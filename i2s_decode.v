==> flow/design.v <==
module i2s_decode
	#(parameter RESOLUTION = 24)
(
	input SCLK, LRCK, data_in,
	output reg[RESOLUTION-1:0] data_out_L, data_out_R
);
reg [RESOLUTION-1:0] count;
reg LR;
reg [RESOLUTION-1:0] data_L, data_R;
always @(posedge SCLK)
	begin
	count <= count + 1;
	if (LR != LRCK)
		begin
		count <= 0;
		LR <= LRCK;
		data_out_L <= data_L;
		data_out_R <= data_R;
		end
	else if (count < RESOLUTION) begin
		if (LRCK == 0)
			data_L[RESOLUTION-1-count] <= data_in;
		else
			data_R[RESOLUTION-1-count] <= data_in;
		end
	end
endmodule
Reports on i2s_decode
The steps from the RTL of i2s_decode to its reports follow in flow order.
Lines are those of the file above, counted from 1.
Operators: Yosys type, input widths -> output width; for muxes data width and select width s.
Library cell names are shortened.
{"block": "inputs", "design": "i2s_decode", "clock": "SCLK", "cell_library": "sky130hd", "corner": "tt_025C_1v80"}

After elaboration
Source: Yosys, flattened and elaborated, memories not mapped. Widths are those after wreduce. Registers that Yosys merges into a memory's read port (data or address) are not register bits. Print and check cells do not count. Equal cells are merged and count once.
{"block": "op_classes", "n_reduce_logical": 2, "n_addsub": 3, "shifts": 2, "n_eq": 1, "compare": 1, "logic": 7}
{"block": "op_table", "op": "$and 24x24->24", "count": 2}
{"block": "op_table", "op": "$or 24x24->24", "count": 2}
{"block": "op_table", "op": "$shift 1x33->24", "count": 1}
{"block": "op_table", "op": "$shift 1x33->24 const A", "count": 1}
{"block": "op_table", "op": "$neg 32->33", "count": 1}
{"block": "op_table", "op": "$sub 5x24->25 const A", "count": 1}
{"block": "op_table", "op": "$add 24x1->24 const B", "count": 1}
{"block": "op_table", "op": "$lt 24x5->1 const B", "count": 1}
{"block": "op_table", "op": "$not 24->24", "count": 1}
{"block": "op_table", "op": "$reduce_and 3->1", "count": 2}
{"block": "op_table", "op": "$not 1->1", "count": 2}
{"block": "op_table", "op": "$ne 1x1->1", "count": 1}
{"block": "bits", "ff_bits": 121, "input_bits": 3, "wordCells": 22, "output_inout_bits": 48}

Depth
Depth = most cells in a row (Yosys ltp): at word level without a register or memory, in the mapped netlist without a sequential cell, where the memories' decode and read muxes count.
{"block": "logic_depth", "word_depth": 6, "abc_area": 0, "ltp_mapped": 11, "ltp_nobuf": 9}

Synthesis result
Source: synth_stat.txt of the flow (Yosys; design flattened, memories mapped). It holds for the ABC_AREA given above (unset counts as 0); a run with the other value may have another netlist.
The area totals of this step are shown rounded.
{"block": "synth_totals", "seqArea_um2": 3393, "synth_area_um2": 5448, "n_buf": 22, "mapped_cells": 435, "flip_flops": 121}
{"block": "types", "type": "edfxtp_1", "count": 97, "area_total_um2": 2.91E+03}
{"block": "types", "type": "dfxtp_1", "count": 24, "area_total_um2": 480.461}
{"block": "types", "type": "mux2_2", "count": 35, "area_total_um2": 394.128}
{"block": "types", "type": "nand2_1", "count": 44, "area_total_um2": 165.158}
{"block": "types", "type": "nor2_1", "count": 42, "area_total_um2": 157.651}
{"block": "types", "type": "xnor2_1", "count": 16, "area_total_um2": 140.134}
{"block": "types", "type": "xor2_1", "count": 15, "area_total_um2": 131.376}
{"block": "types", "type": "o21ai_0", "count": 17, "area_total_um2": 85.082}
{"block": "types", "type": "and3_1", "count": 13, "area_total_um2": 81.328}
{"block": "types", "type": "nand3_1", "count": 16, "area_total_um2": 80.077}
{"block": "types", "type": "nor3_1", "count": 12, "area_total_um2": 60.058}
{"block": "types", "type": "clkbuf_1", "count": 15, "area_total_um2": 56.304}
{"block": "types", "type": "mux2_1", "count": 5, "area_total_um2": 56.304}
{"block": "types", "type": "nand4_1", "count": 9, "area_total_um2": 56.304}
{"block": "types", "type": "ha_1", "count": 4, "area_total_um2": 50.048}
{"block": "types", "type": "nor4_4", "count": 2, "area_total_um2": 42.541}
{"block": "types", "type": "or3_1", "count": 6, "area_total_um2": 37.536}
{"block": "types", "type": "inv_1", "count": 9, "area_total_um2": 33.782}
Other cell types: 30; their cells: 54.

Worst setup path after synthesis
Source: OpenSTA report_checks on the synthesized netlist (no wires, ideal clock, input and output delay 20% of the period each), path of least setup slack; recovery checks are left aside. Register names are those of the netlist, which keeps one name where synthesis merged equal registers.
{"block": "synth_path", "path_type": "flip-flop to flip-flop", "start": "register count[6]", "end": "register data_L[0]", "path_slack_ns": 0.862, "launch_ns": 0.000, "path_buffers": 1, "setup_ns": 0.441, "delay_ns": 3.829, "stages": 6, "clock_period_ns": 4.69, "t_arrival_ns": 3.388, "required_ns": 4.249, "synth_period_reached_ns": 3.828}
"delay_ns" is the arrival time less input delay plus setup time.
"stages": output pins that drive a net of the path, with the launching flip-flop's if there is one; two outputs of one cell count as two.
"synth_period_reached_ns" = period - worst setup slack (recovery checks aside). The figure is calculated, with input and output delays left at 20% of the set period.
The rows between start and end are the longest chain of elaborated cells between them; the timing report does not say that the signal goes this way. Where chains are equally long, one stands for them.
A line is the first line of the expression or statement that the cell stems from. Yosys adds cells for indexed reads and writes and turns some case tables into memories.
Lines with a computed index may be missing from the assigning lines.
The path ends at the enable pin of a flip-flop; only ways to that pin are counted.
{"block": "synth_via", "path_cell_list": "dfxtp_1 buf_6 a2111oi_1 nand2_1 nor4_2 nor3b_1", "elab_chain_cells": 2, "cells_between": 2, "lines_between": 1, "classes_between": "1 x compare; 1 x reduce/logical"}
{"block": "synth_rtl", "element": "from (decl)", "line_no": 7, "source": "reg [RESOLUTION-1:0] count;"}
{"block": "synth_rtl", "element": "from (assign)", "line_no": 12, "source": "count <= count + 1;"}
{"block": "synth_rtl", "element": "from (assign)", "line_no": 15, "source": "count <= 0;"}
{"block": "synth_rtl", "element": "$lt 24x5->1", "line_no": 20, "source": "else if (count < RESOLUTION) begin"}
{"block": "synth_rtl", "element": "$reduce_and 3->1"}
{"block": "synth_rtl", "element": "to (decl)", "line_no": 9, "source": "reg [RESOLUTION-1:0] data_L, data_R;"}

Path in the finished layout
Path of least setup slack in the final report of stored run 1 (OpenROAD, finished layout, wires in). Where an end is a register, its clock arrival counts in the times.
{"block": "layout_path", "path_type": "flip-flop to flip-flop", "start": "register count[3]", "end": "register data_L[23]", "t_arrival_ns": 3.74, "path_buffers": 1, "path_slack_ns": 3.31, "clock_period_ns": 6.9, "launch_ns": 0.41, "stages": 10, "setup_ns": 0.25, "required_ns": 7.06}
The rows between start and end are the longest chain of elaborated cells between them; the timing report does not say that the signal goes this way. Where chains are equally long, one stands for them.
Lines with a computed index may be missing from the assigning lines.
Ways into the end's enable are left out, as the timed path ends at the data pin.
{"block": "layout_via", "path_cell_list": "dfxtp_1 clkbuf_1 inv_1 ha_1 or4b_2 a21o_1 o311ai_0 o211ai_1 nand3_1 mux2_1", "elab_chain_cells": 6, "cells_between": 7, "classes_between": "2 x add/sub; 2 x shift; 3 x logic"}
{"block": "layout_rtl", "element": "from (decl)", "line_no": 7, "source": "reg [RESOLUTION-1:0] count;"}
{"block": "layout_rtl", "element": "from (assign)", "line_no": 12, "source": "count <= count + 1;"}
{"block": "layout_rtl", "element": "from (assign)", "line_no": 15, "source": "count <= 0;"}
{"block": "layout_rtl", "element": "$sub 5x24->25", "line_no": 22, "source": "data_L[RESOLUTION-1-count] <= data_in;"}
{"block": "layout_rtl", "element": "$neg 32->33", "line_no": 22}
{"block": "layout_rtl", "element": "$shift 1x33->24", "line_no": 22}
{"block": "layout_rtl", "element": "$not 24->24", "line_no": 22}
{"block": "layout_rtl", "element": "$and 24x24->24", "line_no": 22}
{"block": "layout_rtl", "element": "$or 24x24->24", "line_no": 22}
{"block": "layout_rtl", "element": "to (decl)", "line_no": 9, "source": "reg [RESOLUTION-1:0] data_L, data_R;"}

Hand-over note for i2s_decode

Measured data: module i2s_decode, platform sky130hd, 2 stored runs of the flow under differing settings, order arbitrary. Input and output delays are each 20% of the period that was set; the output load is 0.01 pF.
"period_less_ws_ns" means the clock period less the worst setup slack. The figure is calculated, with input and output delays left at 20% of the set period.
"worst_path_allowed_less_slack_ns": the worst setup path's part of the clock period (all of it between registers, 20% less for each end at a port) less its slack. A launch clock that arrives late makes it longer, a capture clock that arrives late makes it shorter.
By "design_power_mw" is meant OpenSTA's value without simulated activity: inputs other than the clock are taken to toggle once in ten clock periods, and the tool carries that through the logic.
Results are given in rounded form.

Stored run 1
==> flow/run.sh <==
#!/bin/bash
# the make line also repeats the synthesis and layout settings of config.mk as NAME=value (left out here)
make -C /OpenROAD-flow-scripts/flow DESIGN_CONFIG=/design/flow/config.mk WORK_HOME=/design/flow/orfs CLKGATE_MAP_FILE= finish
==> flow/config.mk <==
export PLATFORM = sky130hd
export DESIGN_NAME = i2s_decode
export DESIGN_NICKNAME = i2s_decode
export VERILOG_FILES = /design/flow/design.v
export SDC_FILE = /design/flow/constraint.sdc
export NUM_CORES = 4
export LEC_CHECK = 0
export CAP_MARGIN = 30
export CORE_MARGIN = 2
export CORE_UTILIZATION = 37
export CTS_CLUSTER_DIAMETER = 165
export GPL_TIMING_DRIVEN = 0
export SETUP_SLACK_MARGIN = 1.1
export SLEW_MARGIN = 25
export TNS_END_PERCENT = 45
==> flow/constraint.sdc <==
create_clock -name core_clock -period 6.9 [get_ports {SCLK}]
set_input_delay 1.3800 -clock core_clock [delete_from_list [all_inputs] [get_ports {SCLK}]]
set_output_delay 1.3800 -clock core_clock [all_outputs]
set_load 0.01 [all_outputs]

==> results of stored run 1, as JSON <==
{
  "worst_path_allowed_less_slack_ns": 3.59,
  "worstPathKind": "flip-flop to flip-flop",
  "ws_hold_ns": 0.443,
  "worstSetupSlack_ns": 3.313,
  "period_less_ws_ns": 3.587,
  "die_area_um2": 15710,
  "design_power_mw": 2.063,
  "layout_stdcell_area_um2": 6855,
  "fin_tns_ns": 0.000,
  "post_synth_area_um2": 5448,
  "utilization_pct": 47.3
}

Stored run 2
==> flow/run.sh <==
#!/bin/bash
# the make line also repeats the synthesis and layout settings of config.mk as NAME=value (left out here)
make -C /OpenROAD-flow-scripts/flow DESIGN_CONFIG=/design/flow/config.mk WORK_HOME=/design/flow/orfs CLKGATE_MAP_FILE= finish
==> flow/config.mk <==
export PLATFORM = sky130hd
export DESIGN_NAME = i2s_decode
export DESIGN_NICKNAME = i2s_decode
export VERILOG_FILES = /design/flow/design.v
export SDC_FILE = /design/flow/constraint.sdc
export NUM_CORES = 4
export LEC_CHECK = 0
export CAP_MARGIN = 20
export CORE_MARGIN = 2
export CORE_UTILIZATION = 17
export SLEW_MARGIN = 20
==> flow/constraint.sdc <==
create_clock -name core_clock -period 4.75 [get_ports {SCLK}]
set_input_delay 0.9500 -clock core_clock [delete_from_list [all_inputs] [get_ports {SCLK}]]
set_output_delay 0.9500 -clock core_clock [all_outputs]
set_load 0.01 [all_outputs]

==> results of stored run 2, as JSON <==
{
  "worst_path_allowed_less_slack_ns": 3.68,
  "worstPathKind": "flip-flop to flip-flop",
  "ws_hold_ns": 0.443,
  "worstSetupSlack_ns": 1.067,
  "period_less_ws_ns": 3.683,
  "die_area_um2": 33490,
  "design_power_mw": 2.789,
  "layout_stdcell_area_um2": 6960,
  "fin_tns_ns": 0.000,
  "post_synth_area_um2": 5448,
  "utilization_pct": 22.1
}

End of note.
