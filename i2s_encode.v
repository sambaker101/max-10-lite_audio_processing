==> flow/design.v <==
module i2s_encode
	#(parameter RESOLUTION = 24)
(
	input SCLK, LRCK, 
	input [RESOLUTION-1:0] data_in_L, data_in_R,
	output reg data_out
);
reg [31:0] count;
reg [RESOLUTION-1:0] data_buf;
reg LR;
always @(negedge SCLK)
	begin
	count <= count + 1;
	if (LR != LRCK)
		begin
		count <= 0;
		LR <= LRCK;
		if (LRCK == 0)
			data_buf <= data_in_L;
		else
			data_buf <= data_in_R;
		end
	else if (count < RESOLUTION)
		data_out <= data_buf[RESOLUTION-1-count];
	end
endmodule
Tool chain data of i2s_encode:

What the tools print for i2s_encode, step after step.
Line numbers count from 1 in the design file above.
Cell names lack the library's common part.
Not given: n/a

* top module: i2s_encode
* clock: SCLK
* library: sky130hd
* timing corner: tt_025C_1v80

Word level:

Yosys after proc, flatten, opt, wreduce and memory -nomap, before mapping. Enables and synchronous resets that opt folds into registers are not counted as muxes. Memory bits, and registers merged into a memory's read port (data or address), are not among the register bits. Print and check cells are not counted. Equal cells are merged and count once.

* add/sub/neg operators: 2
* $mul: 0
* divide/modulo/power cells: 0
* $lt $le $gt $ge: 1
* eq/ne operators: 1
* shift operators: 1
* multiplexer cells: 1
* bitwise logic cells: 1
* reductions and logical operators: 1

Operator list (number)
* 24-bit by 32-bit variable part select with 1-bit output: 1
* 32-bit by 1-bit adder with 32-bit output with constant B: 1
* 32-bit by 5-bit less-than comparator with 1-bit output with constant B: 1
* 5-bit by 32-bit subtractor with 32-bit output with constant A: 1
* 24-bit 2-to-1 mux: 1
* 2-bit AND reduction: 1
* 1-bit inequality test: 1
* 1-bit inverter: 1

* register bits after elaboration: 58
* bits in latches: 0
* memory bits (writable): 0
* bits in read-only memories: 0
* word width x clocked read ports: 0
* memories: 0
* input port bits: 50
* output and inout port bits: 1
* cells after elaboration: 12

Depth:

Yosys ltp: most cells in a row. Word level: on the elaborated netlist, between registers, memories and ports. Mapped: between sequential cells and ports; inverters and the memories' decode and read muxes count.

* depth after elaboration: 3
* ABC_AREA: 0
* gate-level depth with buffers: 7
* mapped depth without buffers: 5

Synthesis result:

Source: synth_stat.txt of the flow (Yosys; design flattened, memories mapped). It holds for the ABC_AREA given above (unset counts as 0); a run with the other value may have another netlist.

* cells in the netlist: 272
* synthesis area: 2920.3 um^2
* sequential part of the area: 1421.4 um^2
* flip-flop cells: 58
* buffers: 19

Cell types
* edfxtp_1: number 26, area in all 780.749 um^2
* dfxtp_1: number 32, area in all 640.614 um^2
* mux2_2: number 26, area in all 292.781 um^2
* xor2_1: number 10, area in all 87.584 um^2
* nand3_1: number 17, area in all 85.082 um^2
* nor2_1: number 19, area in all 71.318 um^2
* mux4_2: number 3, area in all 67.565 um^2
* o31ai_1: number 9, area in all 67.565 um^2
* or4_1: number 9, area in all 67.565 um^2
* a21oi_1: number 12, area in all 60.058 um^2
* mux2i_1: number 6, area in all 60.058 um^2
* nand2_1: number 16, area in all 60.058 um^2
* and4_1: number 6, area in all 52.55 um^2
* nor4_1: number 8, area in all 50.048 um^2
* nand4_1: number 7, area in all 43.792 um^2
* xnor2_1: number 5, area in all 43.792 um^2
* clkbuf_1: number 11, area in all 41.29 um^2
* a41o_1: number 4, area in all 40.038 um^2

Other cell types: 20; their cells: 46.

FLOW RESULTS
============

2 stored runs of i2s_encode in the flow (synthesis by Yosys, layout by OpenROAD, sky130hd cells), in arbitrary order. Constraints: input delay and output delay 20% of the set period each, output load 0.01 pF.

### Job 1

==> flow/run.sh <==
#!/bin/bash
# the make line also repeats the synthesis and layout settings of config.mk as NAME=value (left out here)
make -C /OpenROAD-flow-scripts/flow DESIGN_CONFIG=/design/flow/config.mk WORK_HOME=/design/flow/orfs CLKGATE_MAP_FILE= finish
==> flow/config.mk <==
export PLATFORM = sky130hd
export DESIGN_NAME = i2s_encode
export DESIGN_NICKNAME = i2s_encode
export VERILOG_FILES = /design/flow/design.v
export SDC_FILE = /design/flow/constraint.sdc
export NUM_CORES = 4
export LEC_CHECK = 0
export ABC_AREA = 0
export CAP_MARGIN = 20
export CELL_PAD_IN_SITES_DETAIL_PLACEMENT = 1
export CORE_MARGIN = 2
export CORE_UTILIZATION = 33
export CTS_CLUSTER_SIZE = 29
export PLACE_DENSITY_LB_ADDON = 0.27
export SETUP_SLACK_MARGIN = -0.34
export SLEW_MARGIN = 30
export TNS_END_PERCENT = 55
==> flow/constraint.sdc <==
create_clock -name core_clock -period 7.63 [get_ports {SCLK}]
set_input_delay 1.5260 -clock core_clock [delete_from_list [all_inputs] [get_ports {SCLK}]]
set_output_delay 1.5260 -clock core_clock [all_outputs]
set_load 0.01 [all_outputs]

Results of job 1:
- Post-synthesis cell area: 2920.3 um^2
- Worst setup slack after layout: 1.025 ns
- Worst hold slack: 0.491 ns
- Setup total negative slack: 0.000 ns
- Area of the standard cells in the finished layout: 3946.3 um^2
- Overall die area: 9617.7 um^2

### Job 2

==> flow/run.sh <==
#!/bin/bash
# the make line also repeats the synthesis and layout settings of config.mk as NAME=value (left out here)
make -C /OpenROAD-flow-scripts/flow DESIGN_CONFIG=/design/flow/config.mk WORK_HOME=/design/flow/orfs CLKGATE_MAP_FILE= finish
==> flow/config.mk <==
export PLATFORM = sky130hd
export DESIGN_NAME = i2s_encode
export DESIGN_NICKNAME = i2s_encode
export VERILOG_FILES = /design/flow/design.v
export SDC_FILE = /design/flow/constraint.sdc
export NUM_CORES = 4
export LEC_CHECK = 0
export CAP_MARGIN = 20
export CELL_PAD_IN_SITES_DETAIL_PLACEMENT = 2
export CORE_MARGIN = 9
export CORE_UTILIZATION = 51
export CTS_CLUSTER_DIAMETER = 190
export PLACE_DENSITY_LB_ADDON = 0.28
export SLEW_MARGIN = 40
==> flow/constraint.sdc <==
create_clock -name core_clock -period 11.8 [get_ports {SCLK}]
set_input_delay 2.3600 -clock core_clock [delete_from_list [all_inputs] [get_ports {SCLK}]]
set_output_delay 2.3600 -clock core_clock [all_outputs]
set_load 0.01 [all_outputs]

Outcome of job 2: unfinished; error DPL-0033 in placement
